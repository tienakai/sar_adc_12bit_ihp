==> flow/design.v <==
module state_machine(
    input clk,
    input rst_z,
    input start,
    input single_ended,
    input en_offset_cal,
    input comp_p,
    input vin_p_sw_on,
    input vin_n_sw_on,
    input en_vcm_sw_o_i,
    input [10:0] vcm_o_i,
    output [5:0] data,
    output clk_data,
    output sample_o,
    output reg [10:0] vcm_o,
    output reg [10:0] vref_z_p_o,
    output reg [10:0] vref_z_n_o,
    output reg [10:0] vss_p_o,
    output reg [10:0] vss_n_o,
    output reg vcm_dummy_o,
    output reg en_vcm_sw_o,
    output reg en_comp,
    output reg offset_cal_cycle,
    output reg en_offset_cal_o
);
    reg [1:0] state;
    parameter idle = 2'd0, sample = 2'd1, convert = 2'd2;
    reg counter_sample;
    reg single_ended_reg;
    reg [11:0] counter;
    reg [11:0] result;
    reg allow_vcm_sw;
    reg [10:0] allow_vref_sw;
    integer i;
    wire [11:0] en_dac_out;
    always @(posedge clk or negedge rst_z) begin
        if (!rst_z)
            state <= idle;
        else case (state)
            idle:    state <= start ? sample : idle;
            sample:  state <= counter_sample ? convert : sample;
            convert: state <= ((counter == 12'hFFF && ~single_ended_reg) ||
                               (counter == 12'hFFE &&  single_ended_reg)) ? idle : convert;
            default: state <= idle;
        endcase
    end
    always @(posedge clk or negedge rst_z) begin
        if (!rst_z)
            counter_sample <= 1'b0;
        else if (state != sample)
            counter_sample <= 1'b0;
        else
            counter_sample <= ~counter_sample;
    end
    always @(posedge clk or negedge rst_z) begin
        if (!rst_z)
            single_ended_reg <= 1'b0;
        else if (state == idle)
            single_ended_reg <= single_ended;
    end
    always @(posedge clk or negedge rst_z) begin
        if (!rst_z)
            counter <= 12'b0;
        else if (state == idle || state == sample)
            counter <= 12'b0;
        else if (state == convert) begin
            counter <= counter >> 1;
            counter[11] <= 1'b1;
        end
    end
    assign en_dac_out = (~counter) & (12'h800 + (counter >> 1));
    always @(posedge clk or negedge rst_z) begin
        if (!rst_z)
            result <= 12'd0;
        else if (state == sample)
            result <= 12'd0;
        else if (state == convert) begin
            if (single_ended_reg) begin
                for (i = 0; i < 11; i = i + 1)
                    result[i] <= en_dac_out[i+1] ? comp_p : result[i];
                result[11] <= 1'b0;
            end else begin
                for (i = 0; i < 12; i = i + 1)
                    result[i] <= en_dac_out[i] ? comp_p : result[i];
            end
        end
    end
    assign sample_o = ((state == sample) | en_vcm_sw_o_i) & ~counter[11] & (state != idle);
    assign clk_data = counter[5] & (state == convert);
    assign data     = counter[4] ? ~result[5:0]
                                 : {~(result[11] | single_ended_reg), ~result[10:6]};
    always @(*) begin
        en_offset_cal_o = rst_z & en_offset_cal;
        allow_vcm_sw    = ~(vin_p_sw_on | vin_n_sw_on);
        vcm_dummy_o     = (state == convert) & allow_vcm_sw;
        if (single_ended_reg) begin
            en_comp          = ~clk & (state == convert) & ~(~en_offset_cal & counter[1]);
            offset_cal_cycle = counter[1] & en_offset_cal;
            vcm_o            = 11'd0;
            vref_z_p_o       = result[10:0] | (~allow_vref_sw);
            vref_z_n_o       = 11'h7FF;
            vss_p_o          = (result[10:0] | (~allow_vref_sw)) & {11{(state==convert)&allow_vcm_sw}};
            vss_n_o          = {11{(state==convert)&allow_vcm_sw}};
            en_vcm_sw_o      = (counter[1] & (state==convert)) | (state==sample);
            allow_vref_sw    = {11{(state==convert)&allow_vcm_sw}} & {1'b1,counter[11:2]};
        end else begin
            en_comp          = ~clk & (state == convert) & ~(~en_offset_cal & counter[0]);
            offset_cal_cycle = counter[0] & en_offset_cal;
            vcm_o            = ~(counter[11:1] | {11{~((state==convert)&allow_vcm_sw)}});
            vref_z_p_o       = result[11:1] | (~allow_vref_sw);
            vref_z_n_o       = (~result[11:1]) | (~allow_vref_sw);
            vss_p_o          = result[11:1] & allow_vref_sw;
            vss_n_o          = (~result[11:1]) & allow_vref_sw;
            en_vcm_sw_o      = (counter[0] & (state==convert)) | (state==sample);
            allow_vref_sw    = (~vcm_o_i) & counter[11:1];
        end
    end
endmodule
Tool chain data of state_machine. What the tools print for state_machine, step after step. Lines are those of the file above, counted from 1. Operators carry their Yosys type and port widths (W data, S select, Z words). Library cell names are shortened. The mark -- stands for no value.

Design top: state_machine. Clock port: clk. Library: sky130hd. Library corner: tt_025C_1v80.

After elaboration. Yosys after proc, flatten, opt, wreduce and memory -nomap, before mapping. Memory bits, and registers merged into a memory's read port (data or address), are not among the register bits. Print and check cells are not counted. Equal cells are merged and count once.

Under equality and inequality tests stands 16. The entry for bitwise gates (word level) reads 46. Add/subtract/negate cells: 1. The entry for multiplexer cells reads 67. The entry for reduce/logical cells reads 32.

Operator list (count): $mux W11 (8); $and A11 B11 Y11 (5); $mux W1 (55); $or A11 B11 Y11 (4); $not A11 Y11 (4); $reduce_bool A3 Y1 (12); $ne A3 B1 Y1 const B (11); $reduce_and A3 Y1 (11); $eq A12 B12 Y1 const B (2); $and A1 B1 Y1 (14); $add A12 B11 Y12 const A (1); $and A12 B12 Y12 (1); $not A12 Y12 (1); $not A1 Y1 (10); $reduce_bool A2 Y1 (3); $not A6 Y6 (1); $pmux W2 S3 (1); $mux W6 (1); $or A1 B1 Y1 (5); $not A5 Y5 (1); $mux W2 (2); $logic_and A1 B1 Y1 (2); $logic_or A1 B1 Y1 (2); $eq A2 B1 Y1 const B (1); $ne A2 B1 Y1 const B (1); $eq A2 B2 Y1 const B (1); $logic_not A2 Y1 (1); $reduce_and A2 Y1 (1).

For flip-flop bits (word level) the number is 28. For input port bits the number is 20.

Depth. Yosys ltp: most cells in a row. Word level: on the elaborated netlist, between registers, memories and ports. Mapped: between sequential cells and ports; inverters and the memories' decode and read muxes count.

Under depth in word-level cells stands 9. For ABC_AREA the number is 0. For gate-level depth with buffers the number is 6. The figure for gate-level depth less buffers is 5.

Netlist. Yosys stat after the flow's synthesis: flattened, memories mapped to cells. It holds for the ABC_AREA given above (unset counts as 0); a run with the other value may have another netlist.

Cells by type (count): dfrtp_1 (28); a22o_1 (18); nor2_1 (20); nor2b_1 (12); nand4bb_1 (6); o31ai_1 (9); a21oi_1 (13); ha_1 (5); and3b_1 (7); nor4b_1 (7); buf_2 (12); mux2i_1 (6); nor3b_1 (8); o21ai_0 (12); or2_2 (7); inv_1 (10); nand3b_1 (5); or2_0 (6).

Other cell types: 25; their cells: 62.

Under buffer cells stands 24. The figure for area of sequential cells is 0.0007007 mm2. For cells in the netlist the number is 253. The entry for flip-flop cells reads 28. For synthesis area the number is 0.0022146 mm2.

Appendix: measured runs

Flow measurements of state_machine on sky130hd: 2 stored runs with different settings, listed in no order. Input and output delays are each 20% of the period that was set; the output load is 0.01 pF. By "clock period reached" is meant the clock period of the run minus its worst setup slack. This is arithmetic on one report: input and output delays are still those of the set period (20% each). "worst path time" = time allowed to the worst setup path (clock period - input delay - output delay, where it has them) - its slack; a late launch clock adds to it, a late capture clock takes from it. "total power of the final layout" rests on the timing tool's default activity at the inputs, not on a simulated workload.

Files of run 1:
==> flow/run.sh <==
#!/bin/bash
# the make line also repeats the synthesis and layout settings of config.mk as NAME=value (left out here)
make -C /OpenROAD-flow-scripts/flow DESIGN_CONFIG=/design/flow/config.mk WORK_HOME=/design/flow/orfs CLKGATE_MAP_FILE= finish
==> flow/config.mk <==
export PLATFORM = sky130hd
export DESIGN_NAME = state_machine
export DESIGN_NICKNAME = state_machine
export VERILOG_FILES = /design/flow/design.v
export SDC_FILE = /design/flow/constraint.sdc
export NUM_CORES = 4
export LEC_CHECK = 0
export CAP_MARGIN = 20
export CORE_MARGIN = 2
export CORE_UTILIZATION = 40
export SETUP_SLACK_MARGIN = 0.47
export SLEW_MARGIN = 20
==> flow/constraint.sdc <==
create_clock -name core_clock -period 2.17 [get_ports {clk}]
set_input_delay 0.4340 -clock core_clock [delete_from_list [all_inputs] [get_ports {clk}]]
set_output_delay 0.4340 -clock core_clock [all_outputs]
set_load 0.01 [all_outputs]

Results of run 1. The die outline area stands at 0.0061481 mm2. The measured setup slack of the worst path is -0.293 ns. The standard-cell area of the final layout comes to 0.0047258 mm2. The final design utilization comes to 0.869. For the worst path time the run shows 2.03 ns. Type of the worst setup path: register to output. For the total power of the final layout the run shows 4.223 mW. The measured total negative slack on setup checks is -12.474 ns. The clock period reached stands at 2.463 ns. The measured mapped cell area after synthesis is 0.0022146 mm2.

Files of run 2:
==> flow/run.sh <==
#!/bin/bash
# the make line also repeats the synthesis and layout settings of config.mk as NAME=value (left out here)
make -C /OpenROAD-flow-scripts/flow DESIGN_CONFIG=/design/flow/config.mk WORK_HOME=/design/flow/orfs CLKGATE_MAP_FILE= finish
==> flow/config.mk <==
export PLATFORM = sky130hd
export DESIGN_NAME = state_machine
export DESIGN_NICKNAME = state_machine
export VERILOG_FILES = /design/flow/design.v
export SDC_FILE = /design/flow/constraint.sdc
export NUM_CORES = 4
export LEC_CHECK = 0
export CAP_MARGIN = 20
export CELL_PAD_IN_SITES_DETAIL_PLACEMENT = 0
export CELL_PAD_IN_SITES_GLOBAL_PLACEMENT = 2
export CORE_MARGIN = 2
export CORE_UTILIZATION = 28
export CTS_CLUSTER_DIAMETER = 340
export HOLD_SLACK_MARGIN = 0.1
export SETUP_SLACK_MARGIN = 0.28
export SLEW_MARGIN = 20
==> flow/constraint.sdc <==
create_clock -name core_clock -period 1.3 [get_ports {clk}]
set_input_delay 0.2600 -clock core_clock [delete_from_list [all_inputs] [get_ports {clk}]]
set_output_delay 0.2600 -clock core_clock [all_outputs]
set_load 0.01 [all_outputs]

Results of run 2. The standard-cell area of the final layout comes to 0.0051474 mm2. The clock period reached stands at 2.205 ns. The final design utilization comes to 0.67. For the worst path time the run shows 1.94 ns. Type of the worst setup path: register to output. The measured mapped cell area after synthesis is 0.0022146 mm2. The measured setup slack of the worst path is -0.905 ns. For the total power of the final layout the run shows 7.172 mW. The die outline area stands at 0.0086369 mm2. The measured total negative slack on setup checks is -55.157 ns.
